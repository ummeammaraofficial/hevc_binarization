==> flow/design.v <==
`timescale 1ns / 1ps
module inter_pred_idc(
    input  logic        clk,
    input  logic        rst_n,
    input  logic        start,
    input  logic [1:0]  inter_pred_idc,    
    input  logic [3:0]  nPbW,
    input  logic [3:0]  nPbH,
    output logic        bin_valid,
    output logic        bin_value,
    output logic        done,
    output logic [1:0] num_bins
);
    logic        active;
    logic        small_block;
    logic [1:0]  bin_cnt;
    assign small_block = ((nPbW + nPbH) == 12);
    always_ff @(posedge clk or negedge rst_n) begin
        if (!rst_n) begin
            active     <= 1'b0;
            bin_cnt    <= 2'd0;
            bin_valid  <= 1'b0;
            num_bins   <= 2'd0;
            bin_value  <= 1'b0;
            done       <= 1'b0;
        end
        else begin
            bin_valid <= 1'b0;
            done      <= 1'b0;
            if (start && !active) begin
                active  <= 1'b1;
                bin_cnt <= 2'd0;
                if (small_block)
                    num_bins  <= 2'd1;
                else if (inter_pred_idc == 2)
                    num_bins <= 2'd1;
                else
                    num_bins <= 2'd2;
            end
            else if (active) begin
                bin_valid <= 1'b1;
                if (bin_cnt == 0) begin
                    if (small_block)
                        bin_value <= inter_pred_idc[0];        
                    else
                        bin_value <= (inter_pred_idc == 2);    
                end else begin
                    bin_value <= inter_pred_idc[0];
                end
                bin_cnt <= bin_cnt + 1'b1;
                if (bin_cnt + 1 == num_bins) begin
                    active <= 1'b0;
                    done   <= 1'b1;
                end
            end
        end
    end
endmodule
From RTL to reports: inter_pred_idc
What the tools print for inter_pred_idc, step after step.
Lines are those of the file above, counted from 1.
Operators carry their Yosys type and port widths (W data, S select, Z words).
{ "inputs": {"top": "inter_pred_idc", "clk_port": "clk", "lib": "sky130hd", "corner": "tt_025C_1v80"} }

After elaboration
Yosys after proc, flatten, opt, wreduce and memory -nomap, before mapping. Memory bits, and registers merged into a memory's read port (data or address), are not among the register bits. Print and check cells are not counted.
{ "classes": {"n_addsub": 3, "n_eq": 3, "muxes": 14, "bitwise": 1, "reduce_logical": 5} }
{ "op_table": {"columns": ["op", "count"], "rows": [
  ["$mux W1", 10],
  ["$mux W2", 4],
  ["$add A4 B4 Y5", 1],
  ["$eq A5 B4 Y1 const B", 1],
  ["$add A2 B1 Y3 const B", 1],
  ["$eq A3 B2 Y1", 1],
  ["$add A2 B1 Y2 const B", 1],
  ["$eq A2 B2 Y1 const B", 1],
  ["$logic_not A2 Y1", 1],
  ["$reduce_and A2 Y1", 1],
  ["$reduce_bool A2 Y1", 1],
  ["$logic_and A1 B1 Y1", 1],
  ["$not A1 Y1", 1],
  ["$logic_not A1 Y1", 1]
]} }
{ "word_totals": {"ff_bits": 8, "inputBits": 13, "output_inout_bits": 5, "word_cells": 32} }

Longest topological paths
Yosys ltp: most cells in a row. Word level: on the elaborated netlist, between registers, memories and ports. Mapped: between sequential cells and ports; inverters and the memories' decode and read muxes count.
{ "depth": {"word_depth": 5, "ABC_AREA": 0, "ltp_mapped": 6, "depth_no_buf": 6} }

Mapped cells and area
Source: synth_stat.txt of the flow (Yosys; design flattened, memories mapped). It holds for the ABC_AREA given above (unset counts as 0); a run with the other value may have another netlist.
Totals and module areas in this step are rounded.
{ "by_type": {"columns": ["type", "count", "type_area_um2"], "rows": [
  ["sky130_fd_sc_hd__dfrtp_1", 8, 200.192],
  ["sky130_fd_sc_hd__ha_1", 6, 75.072],
  ["sky130_fd_sc_hd__mux2_2", 2, 22.522],
  ["sky130_fd_sc_hd__nor4_4", 1, 21.27],
  ["sky130_fd_sc_hd__fa_1", 1, 20.019],
  ["sky130_fd_sc_hd__xnor2_1", 2, 17.517],
  ["sky130_fd_sc_hd__a21oi_1", 3, 15.014],
  ["sky130_fd_sc_hd__nor4b_2", 1, 15.014],
  ["sky130_fd_sc_hd__nor2b_1", 2, 12.512],
  ["sky130_fd_sc_hd__inv_1", 3, 11.261],
  ["sky130_fd_sc_hd__nor2_1", 3, 11.261],
  ["sky130_fd_sc_hd__a21bo_2", 1, 10.01],
  ["sky130_fd_sc_hd__mux2i_1", 1, 10.01],
  ["sky130_fd_sc_hd__nand3_2", 1, 10.01],
  ["sky130_fd_sc_hd__a22o_1", 1, 8.758],
  ["sky130_fd_sc_hd__xor2_1", 1, 8.758],
  ["sky130_fd_sc_hd__a22oi_1", 1, 7.507],
  ["sky130_fd_sc_hd__clkbuf_1", 2, 7.507]
]} }
Not listed: further types 5, cells in them 5.
{ "mapped": {"cell_count": 45, "area_um2": 514, "seq_area_um2": 200, "ff_cells": 8, "n_buf": 2} }

Path before layout
Source: OpenSTA report_checks on the synthesized netlist (no wires, ideal clock, input and output delay 20% of the period each), path of least setup slack; recovery checks are left aside. Register names are those of the netlist, which keeps one name where synthesis merged equal registers.
{ "synth_timing": {"path_kind": "input-to-reg", "start": "in nPbW[0]", "end": "reg num_bins[1]", "period_ns": 2.08, "input_delay_ns": 0.416, "setup_time_ns": 0.121, "launch_ns": 0.416, "arrival_time_ns": 1.687, "required_ns": 1.959, "slack_ns": 0.272, "path_delay_ns": 1.392, "path_stages": 5, "n_path_buf": 0, "period_less_setup_slack_ns": 1.808} }
"path_delay_ns" = arrival - input delay + setup time.
"path_stages": output pins that drive a net of the path, with the launching flip-flop's if there is one; two outputs of one cell count as two.
"period_less_setup_slack_ns" = period - worst setup slack (recovery checks aside). The figure is calculated, with input and output delays left at 20% of the set period.
Between the ends stands the longest chain of elaborated cells between them, by number of cells; it is not shown to be the way that was timed. Of several equally long chains one is given.
A line is the first line of the expression or statement that the cell stems from. Yosys adds cells for indexed reads and writes and turns some case tables into memories.
At most two assigning lines are given for a register; there are more.
{ "synth_between": {"cell_sequence": "sky130_fd_sc_hd__ha_1 -> sky130_fd_sc_hd__fa_1 -> sky130_fd_sc_hd__nor4_4 -> sky130_fd_sc_hd__nand3_2 -> sky130_fd_sc_hd__a22o_1", "elab_chain_len": 3, "cells_between": 3, "lines_between": 2, "classes_between": "add/sub: 1; eq/ne: 1; mux: 1"} }
{ "synth_rtl": {"columns": ["item", "line_no", "source"], "rows": [
  ["from (decl)", 7, "input  logic [3:0]  nPbW,"],
  ["$add A4 B4 Y5", 17, "assign small_block = ((nPbW + nPbH) == 12);"],
  ["$eq A5 B4 Y1", 17, null],
  ["$mux W2", 33, "if (small_block)"],
  ["to (assign)", 34, "num_bins  <= 2'd1;"],
  ["to (assign)", 36, "num_bins <= 2'd1;"],
  ["to (decl)", 12, "output logic [1:0] num_bins"]
]} }

Path in the finished layout
From the final timing report of entry A: the path of least setup slack in the routed layout; clock arrival at registers is part of the times.
{ "layout_timing": {"path_kind": "input-to-reg", "start": "in nPbH[0]", "end": "reg num_bins[1]", "period_ns": 3.28, "input_delay_ns": 0.66, "setup_time_ns": 0.11, "launch_ns": 0.66, "arrival_time_ns": 2.42, "required_ns": 3.43, "slack_ns": 1.01, "path_stages": 6, "n_path_buf": 1} }
Between the ends stands the longest chain of elaborated cells between them, by number of cells; it is not shown to be the way that was timed. Of several equally long chains one is given.
At most two assigning lines are given for a register; there are more.
{ "layout_between": {"cell_sequence": "sky130_fd_sc_hd__clkdlybuf4s50_1 -> sky130_fd_sc_hd__ha_1 -> sky130_fd_sc_hd__fa_1 -> sky130_fd_sc_hd__nor4_4 -> sky130_fd_sc_hd__nand3_2 -> sky130_fd_sc_hd__a22o_1", "elab_chain_len": 3, "cells_between": 3, "lines_between": 2, "classes_between": "add/sub: 1; eq/ne: 1; mux: 1"} }
{ "layout_rtl": {"columns": ["item", "line_no", "source"], "rows": [
  ["from (decl)", 8, "input  logic [3:0]  nPbH,"],
  ["$add A4 B4 Y5", 17, "assign small_block = ((nPbW + nPbH) == 12);"],
  ["$eq A5 B4 Y1", 17, null],
  ["$mux W2", 33, "if (small_block)"],
  ["to (assign)", 34, "num_bins  <= 2'd1;"],
  ["to (assign)", 36, "num_bins <= 2'd1;"],
  ["to (decl)", 12, "output logic [1:0] num_bins"]
]} }

inter_pred_idc through Yosys and OpenROAD on sky130hd: 2 stored runs, unordered, with their settings and measured results. The constraints put input and output delay at 20% of the set period each and load the outputs with 0.01 pF.
By "achieved clock period" is meant the clock period of the run minus its worst setup slack. This is arithmetic on one report: input and output delays are still those of the set period (20% each).
"time on the worst setup path" is the time allowed to the run's worst setup path (the clock period less input and output delay, where it has them) less its slack. Clock arrival times count: a late capture clock shortens it, a late launch clock lengthens it.
"power consumption" rests on the timing tool's default activity at the inputs, not on a simulated workload.
Measured values are rounded.

==> entry A: settings <==
{ "period_ns": 3.28, "CAP_MARGIN": 20, "CORE_MARGIN": 2, "CORE_UTILIZATION": 40, "SLEW_MARGIN": 20 }
==> entry A: results <==
setup total negative slack: 0.000 ns
setup slack of the worst path: 1.01 ns
power consumption: 0.524 mW
standard-cell area after routing: 717 sq um
time on the worst setup path: 1.61 ns
kind of the worst setup path: input-to-reg
area of the synthesized netlist: 514 sq um
final design utilization: 62.0%
full die area: 1590 sq um
achieved clock period: 2.271 ns

==> entry B: settings <==
{ "period_ns": 1.23, "CORE_UTILIZATION": 19, "SETUP_SLACK_MARGIN": 0.05, "PLACE_DENSITY": 0.64, "TNS_END_PERCENT": 55, "ABC_AREA": 1, "GPL_TIMING_DRIVEN": 0, "CTS_CLUSTER_SIZE": 99, "CAP_MARGIN": 20, "CORE_MARGIN": 2, "SLEW_MARGIN": 20 }
==> entry B: results <==
time on the worst setup path: 1.17 ns
kind of the worst setup path: input-to-reg
full die area: 3150 sq um
power consumption: 1.35 mW
area of the synthesized netlist: 517 sq um
final design utilization: 31.7%
achieved clock period: 1.416 ns
setup total negative slack: -0.501 ns
standard-cell area after routing: 800 sq um
setup slack of the worst path: -0.186 ns
