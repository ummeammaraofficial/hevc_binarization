==> flow/design.v <==
`timescale 1ns / 1ps
module part_mode #(
    parameter MAX_BIN = 4
)(
    input  logic        clk,
    input  logic        rst_n,
    input  logic        start,
    input  logic [7:0]          cu_size,       
    input  logic [7:0]          min_cu_size,    
    input  logic [2:0]          part_mode,  
    input  logic                amp_enable,
    input  logic                pred_mode,       
    output logic [MAX_BIN-1:0]  bin_string,
    output logic [2:0]          bin_length,
    output logic                done
);
    localparam PART_2Nx2N  = 0; 
    localparam PART_Nx2N   = 1; 
    localparam PART_2NxN   = 2;
    localparam PART_NxN    = 3; 
    localparam PART_2NxnU  = 4; 
    localparam PART_2NxnD  = 5; 
    localparam PART_nLx2N  = 6; 
    localparam PART_nRx2N  = 7;
    logic [MAX_BIN-1:0] bin_c;
    logic [2:0]         len_c;
    always_comb begin
        bin_c = '0;
        len_c = 0;
        if (pred_mode == 0) begin
            if (cu_size == min_cu_size) begin
                case (part_mode)
                    PART_2Nx2N: bin_c = 1; 
                    PART_NxN:   bin_c = 0; 
                endcase
                len_c = 1;
            end else begin
                bin_c = 0;
                len_c = 0;
            end
        end else begin
            if (cu_size == min_cu_size && cu_size == 8) begin
                case (part_mode)
                    PART_2Nx2N: bin_c = 2'b10;
                    PART_Nx2N:  bin_c = 2'b01;   
                    PART_2NxN:  bin_c = 2'b00;
                    PART_NxN:   bin_c = 2'b00;
                endcase
                len_c = 2;
            end else if (!amp_enable & cu_size > min_cu_size) begin
                case (part_mode)
                    PART_2Nx2N: bin_c = 2'b10;
                    PART_Nx2N:  bin_c = 2'b01;
                    PART_2NxN:  bin_c = 2'b00;
                    default:    bin_c = 2'b00;
                endcase
                len_c = 2;
            end else if(cu_size == min_cu_size & cu_size > 8) begin
                   case (part_mode)
                    PART_2Nx2N: bin_c = 2'b10;
                    PART_Nx2N:  bin_c = 2'b01;
                    default:    bin_c = 2'b00;
                endcase
                len_c = 2;
            end else if(cu_size == min_cu_size & cu_size > 8) begin
                   case (part_mode)
                    PART_2NxN: bin_c = 2'b001;
                    PART_NxN:  bin_c = 2'b000;
                    default:    bin_c = 2'b000;
                endcase
                len_c = 3;
            end else if(amp_enable == 1 & cu_size > min_cu_size)begin
                case (part_mode)
                    PART_2Nx2N: bin_c = 4'b1000;
                    PART_Nx2N:  bin_c = 4'b0110;
                    PART_2NxN:  bin_c = 4'b0010;
                    PART_2NxnU: bin_c = 4'b0100;
                    PART_2NxnD: bin_c = 4'b0101;
                    PART_nLx2N: bin_c = 4'b0000;
                    PART_nRx2N: bin_c = 4'b0001;
                    default:    bin_c = 0;
                endcase
                len_c = 4;
            end
        end
    end
    always_ff @(posedge clk or negedge rst_n) begin
        if (!rst_n)begin
            bin_string = 0;
            bin_length = 0;
            done = 0;
        end else if(start) begin
            bin_string = bin_c;
            bin_length = len_c;
            done = 1;
       end
  end
endmodule
From RTL to reports: part_mode
Tool output for the design above, in the order of the flow.
Lines are those of the file above, counted from 1.
Operators carry their Yosys type and port widths (W data, S select, Z words).
Library cell names are shortened.
The mark - stands for no value.
- top: part_mode
- clock: clk
- library: sky130hd
- timing corner: tt_025C_1v80

Word-level counts
Yosys after proc, flatten, opt, wreduce and memory -nomap, before mapping. Enables and synchronous resets that opt folds into registers are not counted as muxes. Memory bits, and registers merged into a memory's read port (data or address), are not among the register bits. Print and check cells are not counted. Equal cells are merged and count once.
- register bits after elaboration: 8
- noted bits in latches: 0
- bits in writable memories: 0
- noted ROM bits: 0
- noted word width x clocked read ports: 0
- memories at 0
- input port bits at 24
- noted output and inout bits: 8
- add/subtract/negate cells: 0
- multipliers at 0
- divide/modulo/power cells: 0
- order comparisons at 2
- eq/ne operators: 7
- shift-type cells: 0
- muxes and demuxes: 15
- bitwise logic cells: 3
- reductions and logical operators: 3
- operator list (kind ; number):
    $pmux W4 S6 ; 1
    $mux W4 ; 5
    $mux W3 ; 5
    $eq A3 B3 Y1 const B ; 3
    $gt A8 B4 Y1 const B ; 1
    $eq A8 B4 Y1 const B ; 1
    $gt A8 B8 Y1 ; 1
    $eq A8 B8 Y1 ; 1
    $pmux W2 S2 ; 1
    $and A1 B1 Y1 ; 3
    $eq A3 B1 Y1 const B ; 1
    $eq A3 B2 Y1 const B ; 1
    $logic_not A3 Y1 ; 1
    $mux W1 ; 3
    $logic_and A1 B1 Y1 ; 1
    $logic_not A1 Y1 ; 1

Logic depth
Longest topological path by Yosys (ltp), each cell counted once; first at word level (registers and memories cut), then after technology mapping (sequential cells cut; the memories' decode and read muxes count).
- word-level depth: 7
- ABC_AREA: 0
- noted mapped depth: 8

After synthesis
The flow's flattened synthesis, as Yosys stat reports it; memories are mapped. The netlist is that of the ABC_AREA named above (0 if unset); the other value can give another one.
Totals and module areas in this step are rounded.
- cells by type (type ; number ; area in all (µm²)):
    dfrtp_1 ; 8 ; 200.192
    ha_1 ; 8 ; 100.096
    inv_1 ; 15 ; 56.304
    a211oi_4 ; 1 ; 20.019
    nand2_1 ; 5 ; 18.768
    o32ai_1 ; 2 ; 17.517
    a21oi_1 ; 3 ; 15.014
    nor2_1 ; 4 ; 15.014
    o211ai_1 ; 2 ; 15.014
    o21ai_0 ; 3 ; 15.014
    or4_1 ; 2 ; 15.014
    a211oi_2 ; 1 ; 12.512
    and4_4 ; 1 ; 11.261
    buf_6 ; 1 ; 11.261
    mux2_2 ; 1 ; 11.261
    and4b_1 ; 1 ; 10.01
    nand3_2 ; 1 ; 10.01
    a211o_1 ; 1 ; 8.758
Other cell types: 10; their cells: 10.
- noted cell count: 70
- noted cell area after synthesis: 0.000637 mm²
- flip-flops at 8

Timing after synthesis
Source: OpenSTA report_checks on the synthesized netlist (no wires, ideal clock, input and output delay 20% of the period each), path of least setup slack; recovery checks are left aside. Register names are those of the netlist, which keeps one name where synthesis merged equal registers.
- kind: input to register
- start: input min_cu_size[7]
- end: register bin_string[1]
- clock period at 1.91 ns
- input delay at 0.382 ns
- noted setup time: 0.087 ns
- noted data arrival time: 1.770 ns
- noted slack: 0.053 ns
- path delay: 1.475 ns
- stages: 8
- path buffers: 0
- synthesis period reached at 1.857 ns
"path delay" is the arrival time less input delay plus setup time.
"stages": output pins that drive a net of the path, with the launching flip-flop's if there is one; two outputs of one cell count as two.
"synthesis period reached" = period - worst setup slack (recovery checks aside). The figure is calculated, with input and output delays left at 20% of the set period.
The rows between start and end are the longest chain of elaborated cells between them; the timing report does not say that the signal goes this way. Where chains are equally long, one stands for them.
Each line given opens the expression or statement behind the cell; cells for indexed reads and writes are added by Yosys, which also makes memories of some case tables.
- cells stage by stage: inv_1 ha_1 and4_1 nand3_2 a211oi_4 a211oi_2 or4_1 o211ai_1
- noted cells in the longest elaborated chain: 7
- RTL lines, path post-synthesis (item ; RTL line ; text):
    start: declaration ; 9 ; input  logic [7:0]          min_cu_size,
    $gt A8 B8 Y1 ; 72 ; end else if(amp_enable == 1 & cu_size > min_cu_size)begin
    $and A1 B1 Y1 ; 72 ;
    $mux W4 ; 72 ;
    $mux W4 ; 58 ; end else if(cu_size == min_cu_size & cu_size > 8) begin
    $mux W4 ; 50 ; end else if (!amp_enable & cu_size > min_cu_size) begin
    $mux W4 ; 42 ; if (cu_size == min_cu_size && cu_size == 8) begin
    $mux W4 ; 30 ; if (pred_mode == 0) begin
    end: assignment ; 89 ; bin_string = 0;
    end: assignment ; 93 ; bin_string = bin_c;
    end: declaration ; 13 ; output logic [MAX_BIN-1:0]  bin_string,

--- runs ---
2 stored runs of part_mode in the flow (synthesis by Yosys, layout by OpenROAD, sky130hd cells), in arbitrary order. Constraints: input delay and output delay 20% of the set period each, output load 0.01 pF.

Run A
Settings were period_ns = 2.02; CORE_UTILIZATION = 53; CELL_PAD_IN_SITES_DETAIL_PLACEMENT = 2; TNS_END_PERCENT = 75; CTS_CLUSTER_DIAMETER = 351; CAP_MARGIN = 40; MAX_ROUTING_LAYER = met5; CORE_MARGIN = 2; SLEW_MARGIN = 20
- did not finish, placement stopped with DPL-0033

Run B
Settings were period_ns = 1.93; CORE_UTILIZATION = 57; CAP_MARGIN = 20; CORE_MARGIN = 2; SLEW_MARGIN = 20
- did not finish, clock tree synthesis stopped with DPL-0038
--- end ---
