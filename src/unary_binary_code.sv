==> flow/design.v <==
`timescale 1ns / 1ps
module unary_binary_code #(
    parameter BIN_WIDTH      = 16,     
    parameter VALUE_WIDTH    = 8,      
    parameter CMAX_WIDTH     = 3       
)(
    input  logic                     clk,
    input  logic                     rst_n,
    input  logic                     start_i,
    input  logic [VALUE_WIDTH-1:0]   Value_i,
    input  logic [CMAX_WIDTH-1:0]    cMax,
    input  logic                     sel,          
    output logic [BIN_WIDTH-1:0]     bin_o,
    output logic                     Done_o,
    output logic [BIN_WIDTH-1:0]     Bin_length_o
);
    logic [VALUE_WIDTH:0] counter, max_count;
    logic [BIN_WIDTH-1:0] bin;
    logic [BIN_WIDTH-1:0] bin_length_reg;
    logic done;
    always_comb begin
        if (sel == 1) begin  
            max_count = Value_i;
            bin_length_reg = Value_i + 1;
        end else begin  
            if (Value_i < cMax) begin
                max_count = Value_i;
                bin_length_reg = Value_i + 1;
            end else begin
                max_count = cMax - 1;  
                bin_length_reg = cMax;
            end
        end
    end
    always_ff @(posedge clk or negedge rst_n) begin
        if (!rst_n) begin
            counter <= 0;
            bin     <= 0;
            done    <= 0;
        end else if (start_i) begin
            counter <= 0;
            bin     <= 0;
            done    <= 0;
        end else if (!done) begin
            if (counter <= max_count) begin
               if (sel == 1) begin 
                bin <= {bin[BIN_WIDTH-2:0], (counter < max_count) ? 1'b1 : 1'b0};
             end else begin  
                if (Value_i < cMax) begin
                   bin <= {bin[BIN_WIDTH-2:0], (counter < max_count) ? 1'b1 : 1'b0};
            end else begin
                bin <= {bin[BIN_WIDTH-2:0],1'b1};
            end
            end
           counter <= counter + 1;
          end
            if (counter >= max_count) begin
                done <= 1'b1;
            end
        end
    end
    assign bin_o = bin;
    assign Done_o = done;
    assign Bin_length_o = bin_length_reg;
endmodule
# Reports on unary_binary_code
# The steps from the RTL of unary_binary_code to its reports follow in flow order.
# Line numbers count from 1 in the design file above.
# Cell names lack the library's common part.
# Not given: --
dict set report inputs {
  top {unary_binary_code}
  clock_port {clk}
  cell_library {sky130hd}
  lib_corner {tt_025C_1v80}
}

# After elaboration
# Source: Yosys, flattened and elaborated, memories not mapped. Widths are those after wreduce. Registers that Yosys merges into a memory's read port (data or address) are not register bits. Print and check cells do not count. Equal cells are merged and count once.
dict set report op_classes {
  addsub 3
  n_cmp 4
  reduce_and_logical 2
  n_mux 16
  n_eq 1
}
# operator count
set ops {}
lappend ops {{9-bit 2-to-1 mux} 7}
lappend ops {{16-bit 2-to-1 mux} 3}
lappend ops {{8-bit by 1-bit adder with 9-bit output with constant B} 1}
lappend ops {{9-bit by 1-bit adder with 9-bit output with constant B} 1}
lappend ops {{9-bit >= comparator} 1}
lappend ops {{9-bit less-or-equal comparator} 1}
lappend ops {{9-bit < comparator} 1}
lappend ops {{8-bit by 3-bit < comparator with 1-bit output} 1}
lappend ops {{1-bit 2-to-1 mux} 6}
lappend ops {{3-bit by 1-bit subtractor with 4-bit output with constant B} 1}
lappend ops {{2-bit inequality test with constant B} 1}
lappend ops {{2-bit AND reduction} 1}
lappend ops {{2-bit nonzero test} 1}
dict set report word_totals {
  ff_bits 26
  word_cells 29
  output_inout_bits 33
}

# Longest topological paths
# Longest topological path by Yosys (ltp), each cell counted once; first at word level (registers and memories cut), then after technology mapping (sequential cells cut; the memories' decode and read muxes count).
dict set report logic_depth {
  depth_word 10
  ABC_AREA 0
  depth_mapped 16
  ltp_nobuf 13
}

# Mapped cells and area
# Source: synth_stat.txt of the flow (Yosys; design flattened, memories mapped). It holds for the ABC_AREA given above (unset counts as 0); a run with the other value may have another netlist.
# cell count
set types {}
lappend types {dfrtp_1 26}
lappend types {ha_1 14}
lappend types {mux2i_1 16}
lappend types {nand2_1 30}
lappend types {nor2_1 24}
lappend types {a21oi_1 17}
lappend types {mux2_2 6}
lappend types {buf_4 7}
lappend types {nor2b_1 6}
lappend types {xor2_1 4}
lappend types {and4_1 3}
lappend types {xnor2_1 3}
lappend types {nand3_1 5}
lappend types {inv_1 6}
lappend types {buf_12 1}
lappend types {o21ai_0 4}
lappend types {nand4_1 3}
lappend types {nand3_4 1}
# Other cell types: 25; their cells: 32.
dict set report synth_totals {
  cell_count 208
  synth_area_mm2 0.0018818
  ff_cells 26
}

# Worst setup path after synthesis
# Source: OpenSTA report_checks on the synthesized netlist (no wires, ideal clock, input and output delay 20% of the period each), path of least setup slack; recovery checks are left aside. Register names are those of the netlist, which keeps one name where synthesis merged equal registers.
dict set report synth_path {
  path_kind {input to register}
  from {input port cMax[1]}
  to {register counter[0]}
  tclk_ns 5.88
  n_path_buf 1
  t_first_pin_ns 1.176
  arrival_time_ns 3.911
  stages 14
  t_required_ns 5.755
  setup_ns 0.125
  setup_slack_ns 1.844
  delay_ns 2.860
  period_less_setup_slack_ns 4.036
}
# "delay_ns" is the arrival time less input delay plus setup time.
# "stages": output pins that drive a net of the path, with the launching flip-flop's if there is one; two outputs of one cell count as two.
# "period_less_setup_slack_ns" is the clock period less the worst setup slack; recovery checks do not enter. This is arithmetic on one report: input and output delays are still those of the set period (20% each).
# The rows between start and end are the longest chain of elaborated cells between them; the timing report does not say that the signal goes this way. Where chains are equally long, one stands for them.
# A line is the first line of the expression or statement that the cell stems from. Yosys adds cells for indexed reads and writes and turns some case tables into memories.
# At most two assigning lines are given for a register; there are more.
dict set report synth_via {
  cell_sequence {inv_1 ha_1 o21ai_0 a21oi_1 o21bai_1 nor4_1 a21oi_1 ha_1 and4_1 or3b_4 nand3_4 a21oi_2 buf_6 mux2_4}
  elab_chain_cells 7
  cells_between 10
  classes_between {1 x add/sub; 2 x compare; 5 x mux; 2 x reduce/logical}
}
# element line
set synth_rtl {}
lappend synth_rtl {{start, declared} 11} ;# input  logic [CMAX_WIDTH-1:0]    cMax,
lappend synth_rtl {{8-bit by 3-bit < comparator with 1-bit output} 26} ;# if (Value_i < cMax) begin
lappend synth_rtl {{9-bit 2-to-1 mux} 26}
lappend synth_rtl {{9-bit 2-to-1 mux} 22} ;# if (sel == 1) begin
lappend synth_rtl {{9-bit less-or-equal comparator} 45} ;# if (counter <= max_count) begin
lappend synth_rtl {{9-bit 2-to-1 mux} 45}
lappend synth_rtl {{9-bit 2-to-1 mux} 44} ;# end else if (!done) begin
lappend synth_rtl {{9-bit 2-to-1 mux} 40} ;# end else if (start_i) begin
lappend synth_rtl {{end, assigned} 41} ;# counter <= 0;
lappend synth_rtl {{end, assigned} 55} ;# counter <= counter + 1;
lappend synth_rtl {{end, declared} 17} ;# logic [VALUE_WIDTH:0] counter, max_count;

# Worst path after layout
# From the final timing report of job 2: the path of least setup slack in the routed layout; clock arrival at registers is part of the times.
dict set report layout_path {
  path_kind {input to register}
  from {input port cMax[1]}
  to {register counter[0]}
  setup_slack_ns -0.17
  tclk_ns 2.98
  stages 16
  t_first_pin_ns 0.60
  t_required_ns 3.14
  setup_ns 0.11
  arrival_time_ns 3.31
  n_path_buf 3
}
# The rows between start and end are the longest chain of elaborated cells between them; the timing report does not say that the signal goes this way. Where chains are equally long, one stands for them.
# At most two assigning lines are given for a register; there are more.
dict set report layout_via {
  cell_sequence {buf_12 inv_12 ha_4 o21ai_2 a21oi_2 o21bai_4 nor4_4 buf_4 a21oi_2 ha_1 and4_1 or3b_4 nand3_4 a21oi_2 buf_6 mux2_4}
  elab_chain_cells 7
  cells_between 10
  classes_between {1 x add/sub; 2 x compare; 5 x mux; 2 x reduce/logical}
}
# element line
set layout_rtl {}
lappend layout_rtl {{start, declared} 11} ;# input  logic [CMAX_WIDTH-1:0]    cMax,
lappend layout_rtl {{8-bit by 3-bit < comparator with 1-bit output} 26} ;# if (Value_i < cMax) begin
lappend layout_rtl {{9-bit 2-to-1 mux} 26}
lappend layout_rtl {{9-bit 2-to-1 mux} 22} ;# if (sel == 1) begin
lappend layout_rtl {{9-bit less-or-equal comparator} 45} ;# if (counter <= max_count) begin
lappend layout_rtl {{9-bit 2-to-1 mux} 45}
lappend layout_rtl {{9-bit 2-to-1 mux} 44} ;# end else if (!done) begin
lappend layout_rtl {{9-bit 2-to-1 mux} 40} ;# end else if (start_i) begin
lappend layout_rtl {{end, assigned} 41} ;# counter <= 0;
lappend layout_rtl {{end, assigned} 55} ;# counter <= counter + 1;
lappend layout_rtl {{end, declared} 17} ;# logic [VALUE_WIDTH:0] counter, max_count;

Module unary_binary_code, platform sky130hd: 2 stored runs of the flow (Yosys, OpenROAD) with differing settings, in no particular order. Input and output delays are each 20% of the period that was set; the output load is 0.01 pF.
"clock_period_reached_ns" = clock period - worst setup slack. The figure is calculated, with input and output delays left at 20% of the set period.
"power_uw" is the tool's figure for a default switching activity; nothing was simulated.

# job 1
==> flow/run.sh <==
#!/bin/bash
# the make line also repeats the synthesis and layout settings of config.mk as NAME=value (left out here)
make -C /OpenROAD-flow-scripts/flow DESIGN_CONFIG=/design/flow/config.mk WORK_HOME=/design/flow/orfs CLKGATE_MAP_FILE= finish
==> flow/config.mk <==
export PLATFORM = sky130hd
export DESIGN_NAME = unary_binary_code
export DESIGN_NICKNAME = unary_binary_code
export VERILOG_FILES = /design/flow/design.v
export SDC_FILE = /design/flow/constraint.sdc
export NUM_CORES = 4
export LEC_CHECK = 0
export CAP_MARGIN = 0
export CELL_PAD_IN_SITES_DETAIL_PLACEMENT = 0
export CORE_MARGIN = 2
export CORE_UTILIZATION = 69
export CTS_CLUSTER_DIAMETER = 264
export GPL_TIMING_DRIVEN = 1
export MIN_ROUTING_LAYER = met2
export PLACE_DENSITY_LB_ADDON = 0.16
export SETUP_SLACK_MARGIN = 0.76
export SLEW_MARGIN = 20
export TNS_END_PERCENT = 90
==> flow/constraint.sdc <==
create_clock -name core_clock -period 2.88 [get_ports {clk}]
set_input_delay 0.5760 -clock core_clock [delete_from_list [all_inputs] [get_ports {clk}]]
set_output_delay 0.5760 -clock core_clock [all_outputs]
set_load 0.01 [all_outputs]

==> job 1: results <==
outcome="incomplete, placement halted on FLW-0024"

# job 2
==> flow/run.sh <==
#!/bin/bash
# the make line also repeats the synthesis and layout settings of config.mk as NAME=value (left out here)
make -C /OpenROAD-flow-scripts/flow DESIGN_CONFIG=/design/flow/config.mk WORK_HOME=/design/flow/orfs CLKGATE_MAP_FILE= finish
==> flow/config.mk <==
export PLATFORM = sky130hd
export DESIGN_NAME = unary_binary_code
export DESIGN_NICKNAME = unary_binary_code
export VERILOG_FILES = /design/flow/design.v
export SDC_FILE = /design/flow/constraint.sdc
export NUM_CORES = 4
export LEC_CHECK = 0
export CAP_MARGIN = 10
export CORE_MARGIN = 2
export CORE_UTILIZATION = 45
export GPL_TIMING_DRIVEN = 0
export PLACE_DENSITY = 0.35
export SETUP_SLACK_MARGIN = -0.16
export SLEW_MARGIN = 20
==> flow/constraint.sdc <==
create_clock -name core_clock -period 2.98 [get_ports {clk}]
set_input_delay 0.5960 -clock core_clock [delete_from_list [all_inputs] [get_ports {clk}]]
set_output_delay 0.5960 -clock core_clock [all_outputs]
set_load 0.01 [all_outputs]

==> job 2: results <==
yosys_chip_area_mm2=0.0018818
design.die.area_mm2=0.0047149
final_util_pct=68.3
worst_setup_slack_ns=-0.167
tns_ns=-2.904
power_uw=1046
clock_period_reached_ns=3.147
